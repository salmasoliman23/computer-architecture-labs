==> flow/design.v <==
module UART_receiver_multiple_Keys(
      input clk,  
      input uart_in,  
      output [7:0]out  
    );
	UART_receiver_switch #(8'h61) IN7 (clk, uart_in, out[7]);	 
	UART_receiver_switch #(8'h73) IN6 (clk, uart_in, out[6]);	 
	UART_receiver_switch #(8'h64) IN5 (clk, uart_in, out[5]);	 
	UART_receiver_switch #(8'h66) IN4 (clk, uart_in, out[4]);	 
	UART_receiver_switch #(8'h7a) IN3 (clk, uart_in, out[3]);	 
	UART_receiver_switch #(8'h78) IN2 (clk, uart_in, out[2]);	 
	UART_receiver_switch #(8'h63) IN1 (clk, uart_in, out[1]);	 
	UART_receiver_switch #(8'h76) IN0 (clk, uart_in, out[0]);	 
endmodule
    module UART_receiver_switch # (parameter key = 8'h61) ( 
      input clk,  
      input uart_in,  
      output out  
      );
      reg [3:0] bitcounter = 0;  
      reg [1:0] samplecounter = 0;  
      reg clear_bitcounter, inc_bitcounter, inc_samplecounter, clear_samplecounter;  
      reg [13:0] counter = 0;  
      reg state = 0;   
      reg nextstate;  
      reg shift;  
      reg [9:0] rxshiftreg;  
      reg output_reset = 0;  
      reg [31:0] time_counter = 0;  
      parameter clk_freq = 100_000_000;   
      parameter baud_rate = 9_600;  
      parameter oversamples = 4;  
      parameter reset_counter = clk_freq/(baud_rate*oversamples);   
      parameter counter_mid_sample = (oversamples/2);   
      parameter num_bit = 10;  
      parameter reset_high_seconds = 1;
      parameter reset_time_counter = clk_freq*reset_high_seconds;
      assign RxData = rxshiftreg [8:1];  
      assign out = output_reset;
      always @ (posedge clk) begin 
        counter <= counter +1;  
        if (counter >= reset_counter-1) begin  
          counter <=0;  
          state <= nextstate;  
          if (shift)rxshiftreg <= {uart_in,rxshiftreg[9:1]};  
          if (clear_samplecounter) samplecounter <=0;  
          if (inc_samplecounter) samplecounter <= samplecounter +1;  
          if (clear_bitcounter) bitcounter <=0;  
          if (inc_bitcounter)bitcounter <= bitcounter +1;  
        end
        if (rxshiftreg[8:1] == key) begin
           output_reset <= ~output_reset;
           rxshiftreg[8:1] <= 0;
           end 
      end
      always @ (posedge clk) begin  
        shift <= 0;  
        clear_samplecounter <=0;  
        inc_samplecounter <=0;  
        clear_bitcounter <=0;  
        inc_bitcounter <=0;  
        nextstate <=0;  
        case (state)
          0: begin  
            if (uart_in)  
              nextstate <=0;  
            else begin  
              nextstate <=1;  
              clear_bitcounter <=1;  
              clear_samplecounter <=1;  
            end
          end
          1: begin  
            nextstate <= 1;  
            if (samplecounter == counter_mid_sample - 1) shift <= 1;  
            if (samplecounter == oversamples - 1) begin  
              if (bitcounter == num_bit - 1)  
                nextstate <= 0;  
              inc_bitcounter <=1;  
              clear_samplecounter <=1;  
            end
            else inc_samplecounter <=1;  
          end
           default: nextstate <=0;  
         endcase
      end
    endmodule
== Reports on UART_receiver_multiple_Keys ==
Tool output for the design above, in the order of the flow.
Lines are those of the file above, counted from 1.
Cell names lack the library's common part.
Not given: n/a
Inputs
  top: UART_receiver_multiple_Keys
  clock port: clk
  library: sky130hd
  corner: tt_025C_1v80

== Word level ==
Source: Yosys, flattened and elaborated, memories not mapped. Widths are those after wreduce. Registers that Yosys merges into a memory's read port (data or address) are not register bits. Print and check cells do not count. Equal cells are merged and count once.
Cells by class
  $add $sub $neg: 24
  multipliers: 0
  div/mod/pow operators: 0
  $lt $le $gt $ge: 8
  equal/unequal tests: 32
  shift operators: 0
  multiplexer cells: 89
  bitwise logic cells: 16
  reduce/logical cells: 40
Operator list (number)
  adder 14 x 1 -> 14 bit (second input constant): 8
  greater-or-equal comparator 14 x 12 -> 1 bit (second input constant): 8
  == test 8 x 7 -> 1 bit (second input constant): 8
  2-to-1 mux 4 bit: 16
  AND reduction 2 bit: 24
  2-to-1 mux 1 bit: 41
  nonzero test 2 bit: 16
  adder 4 x 1 -> 4 bit (second input constant): 8
  == test 4 bit (second input constant): 8
  case mux 1 bit (select 2 bit): 16
  2-to-1 mux 2 bit: 16
  inverter 1 bit: 16
  adder 2 x 1 -> 2 bit (second input constant): 8
  == test 2 x 1 -> 1 bit (second input constant): 8
  == test 2 bit (second input constant): 8
Bit counts
  flip-flop bits (word level): 296
  latch bits: 0
  RAM bits: 0
  bits in read-only memories: 0
  clocked read ports x word width: 0
  memory cells: 0
  output and inout port bits: 8
  elaborated cells: 313

== Longest topological paths ==
Longest topological path by Yosys (ltp), each cell counted once; first at word level (registers and memories cut), then after technology mapping (sequential cells cut; the memories' decode and read muxes count).
Depth
  word-level depth: 4
  ABC_AREA: 0
  mapped depth: 8
  mapped depth without buffers: 7

== Netlist ==
Yosys stat after the flow's synthesis: flattened, memories mapped to cells. It holds for the ABC_AREA given above (unset counts as 0); a run with the other value may have another netlist.
Totals and module areas in this step are rounded.
Mapped netlist
  mapped cells: 1056
  chip area (Yosys): 12000 µm²
  flip-flop cells: 296
Cell types
  dfxtp_1: number 224, total area 4.48E+03 µm²
  edfxtp_1: number 72, total area 2.16E+03 µm²
  nor2_1: number 140, total area 525.504 µm²
  ha_1: number 40, total area 500.48 µm²
  xor2_1: number 49, total area 429.162 µm²
  nor2b_1: number 64, total area 400.384 µm²
  mux2_2: number 30, total area 337.824 µm²
  xnor2_1: number 37, total area 324.061 µm²
  and2_1: number 34, total area 212.704 µm²
  nand2_1: number 53, total area 198.941 µm²
  inv_1: number 50, total area 187.68 µm²
  nand3_1: number 36, total area 180.173 µm²
  o21a_1: number 24, total area 180.173 µm²
  mux2i_1: number 12, total area 120.115 µm²
  and3_1: number 18, total area 112.608 µm²
  o21ai_0: number 21, total area 105.101 µm²
  buf_4: number 9, total area 67.565 µm²
  and4_1: number 7, total area 61.309 µm²
Other cell types: 42; their cells: 136.
The figures by module come from a second, unflattened synthesis with its own total; it is not the netlist above.
Second synthesis, totals
  cells (unflattened synthesis): 1048
  area total of the unflattened synthesis: 12000 µm²
Each row is one instance without its submodules.
By module
  UART_receiver_switch (key=115): instances 1, cells 133, area 1500 µm², sequential area 830 µm²
  UART_receiver_switch (key=99): instances 1, cells 130, area 1500 µm², sequential area 830 µm²
  UART_receiver_switch (key=120): instances 1, cells 129, area 1500 µm², sequential area 830 µm²
  UART_receiver_switch (key=97): instances 1, cells 128, area 1500 µm², sequential area 830 µm²
  UART_receiver_switch (key=100): instances 1, cells 128, area 1500 µm², sequential area 830 µm²
  UART_receiver_switch (key=122): instances 1, cells 137, area 1500 µm², sequential area 830 µm²
  UART_receiver_switch (key=118): instances 1, cells 132, area 1500 µm², sequential area 830 µm²
  UART_receiver_switch (key=102): instances 1, cells 131, area 1500 µm², sequential area 830 µm²
  UART_receiver_multiple_Keys: instances 1, cells 0, area 0.0 µm², sequential area 0.0 µm²

== Worst setup path after synthesis ==
OpenSTA on the mapped netlist: ideal clock, no wires. The path of least setup slack (recovery checks aside). Input and output delay are each 20% of the period. Register names are those of the netlist, which keeps one name where synthesis merged equal registers.
Path post-synthesis
  path kind: flip-flop to flip-flop
  start: register IN4.counter[0]
  end: register IN4.bitcounter[0]
  period: 2.31 ns
  time at the first pin: 0.000 ns
  arrival: 1.514 ns
  data required time: 2.052 ns
  path slack: 0.538 ns
  delay of the path: 1.772 ns
  driving pins on the path: 8
  synthesis period reached: 1.772 ns
"delay of the path" = arrival - input delay + setup time.
"driving pins on the path" counts driving pins, that of a launching flip-flop among them; a cell with two outputs on the path counts twice.
"synthesis period reached" = period - worst setup slack (recovery checks aside). The figure is calculated, with input and output delays left at 20% of the set period.
Between the ends stands the longest chain of elaborated cells between them, by number of cells; it is not shown to be the way that was timed. Of several equally long chains one is given.
Each line given opens the expression or statement behind the cell; cells for indexed reads and writes are added by Yosys, which also makes memories of some case tables.
Between the ends, post-synthesis
  path through: dfxtp_1 -> ha_1 -> o21a_1 -> o21ai_1 -> a21oi_1 -> or3_1 -> clkbuf_1 -> o21a_1
  cells in the longest elaborated chain: 2
RTL lines, path post-synthesis
  start: declaration: RTL line 23  | reg [13:0] counter = 0;
  start: assignment: RTL line 41  | counter <= counter +1;
  start: assignment: RTL line 43  | counter <=0;
  greater-or-equal comparator 14 x 12 -> 1 bit: RTL line 42  | if (counter >= reset_counter-1) begin
  AND reduction 2 bit
  end: assignment: RTL line 48  | if (clear_bitcounter) bitcounter <=0;
  end: assignment: RTL line 49  | if (inc_bitcounter)bitcounter <= bitcounter +1;
  end: declaration: RTL line 20  | reg [3:0] bitcounter = 0;

== Timing after layout ==
Path of least setup slack in the final report of flow run 1 (OpenROAD, finished layout, wires in). Where an end is a register, its clock arrival counts in the times.
Path after layout
  path kind: flip-flop to output port
  start: register IN6.output_reset
  end: output port out[6]
  period: 1.92 ns
  time at the first pin: 0.54 ns
  arrival: 1.46 ns
  data required time: 1.54 ns
  path slack: 0.08 ns
  driving pins on the path: 2
Between the ends, after layout
  path through: edfxtp_1 -> clkdlybuf4s50_1
  cells in the longest elaborated chain: 0
RTL lines, path after layout
  start: declaration: RTL line 28  | reg output_reset = 0;
  start: assignment: RTL line 52  | output_reset <= ~output_reset;
  end: declaration: RTL line 4  | output [7:0]out

Lab notebook: UART_receiver_multiple_Keys

2 stored runs of UART_receiver_multiple_Keys in the flow (synthesis by Yosys, layout by OpenROAD, sky130hd cells), in arbitrary order. Constraints: input delay and output delay 20% of the set period each, output load 0.01 pF.
"clock period achieved" means the clock period less the worst setup slack. The figure is calculated, with input and output delays left at 20% of the set period.
By "power consumption" is meant OpenSTA's value without simulated activity: inputs other than the clock are taken to toggle once in ten clock periods, and the tool carries that through the logic.
The measured numbers are rounded.

==> flow run 1: settings <==
{ "period_ns": 1.92, "SETUP_SLACK_MARGIN": -0.16, "CAP_MARGIN": 20, "CORE_MARGIN": 2, "CORE_UTILIZATION": 40, "SLEW_MARGIN": 20 }
==> flow run 1: results <==
clock period achieved: 1.839 ns
power consumption: 18 mW
synthesized cell area: 12000 µm²
std-cell area (final layout): 13000 µm²
post-route worst hold slack: 0.40 ns
die footprint: 30000 µm²
worst setup slack after layout: 0.081 ns
setup TNS: 0.000 ns

==> flow run 2: settings <==
{ "period_ns": 3.0, "CORE_UTILIZATION": 65, "PLACE_DENSITY_LB_ADDON": 0.23, "CORE_ASPECT_RATIO": 0.96, "CELL_PAD_IN_SITES_GLOBAL_PLACEMENT": 2, "CELL_PAD_IN_SITES_DETAIL_PLACEMENT": 1, "ABC_AREA": 0, "GPL_TIMING_DRIVEN": 1, "CAP_MARGIN": 20, "CORE_MARGIN": 2, "SLEW_MARGIN": 20 }
==> flow run 2: results <==
not finished: placement ended with error FLW-0024
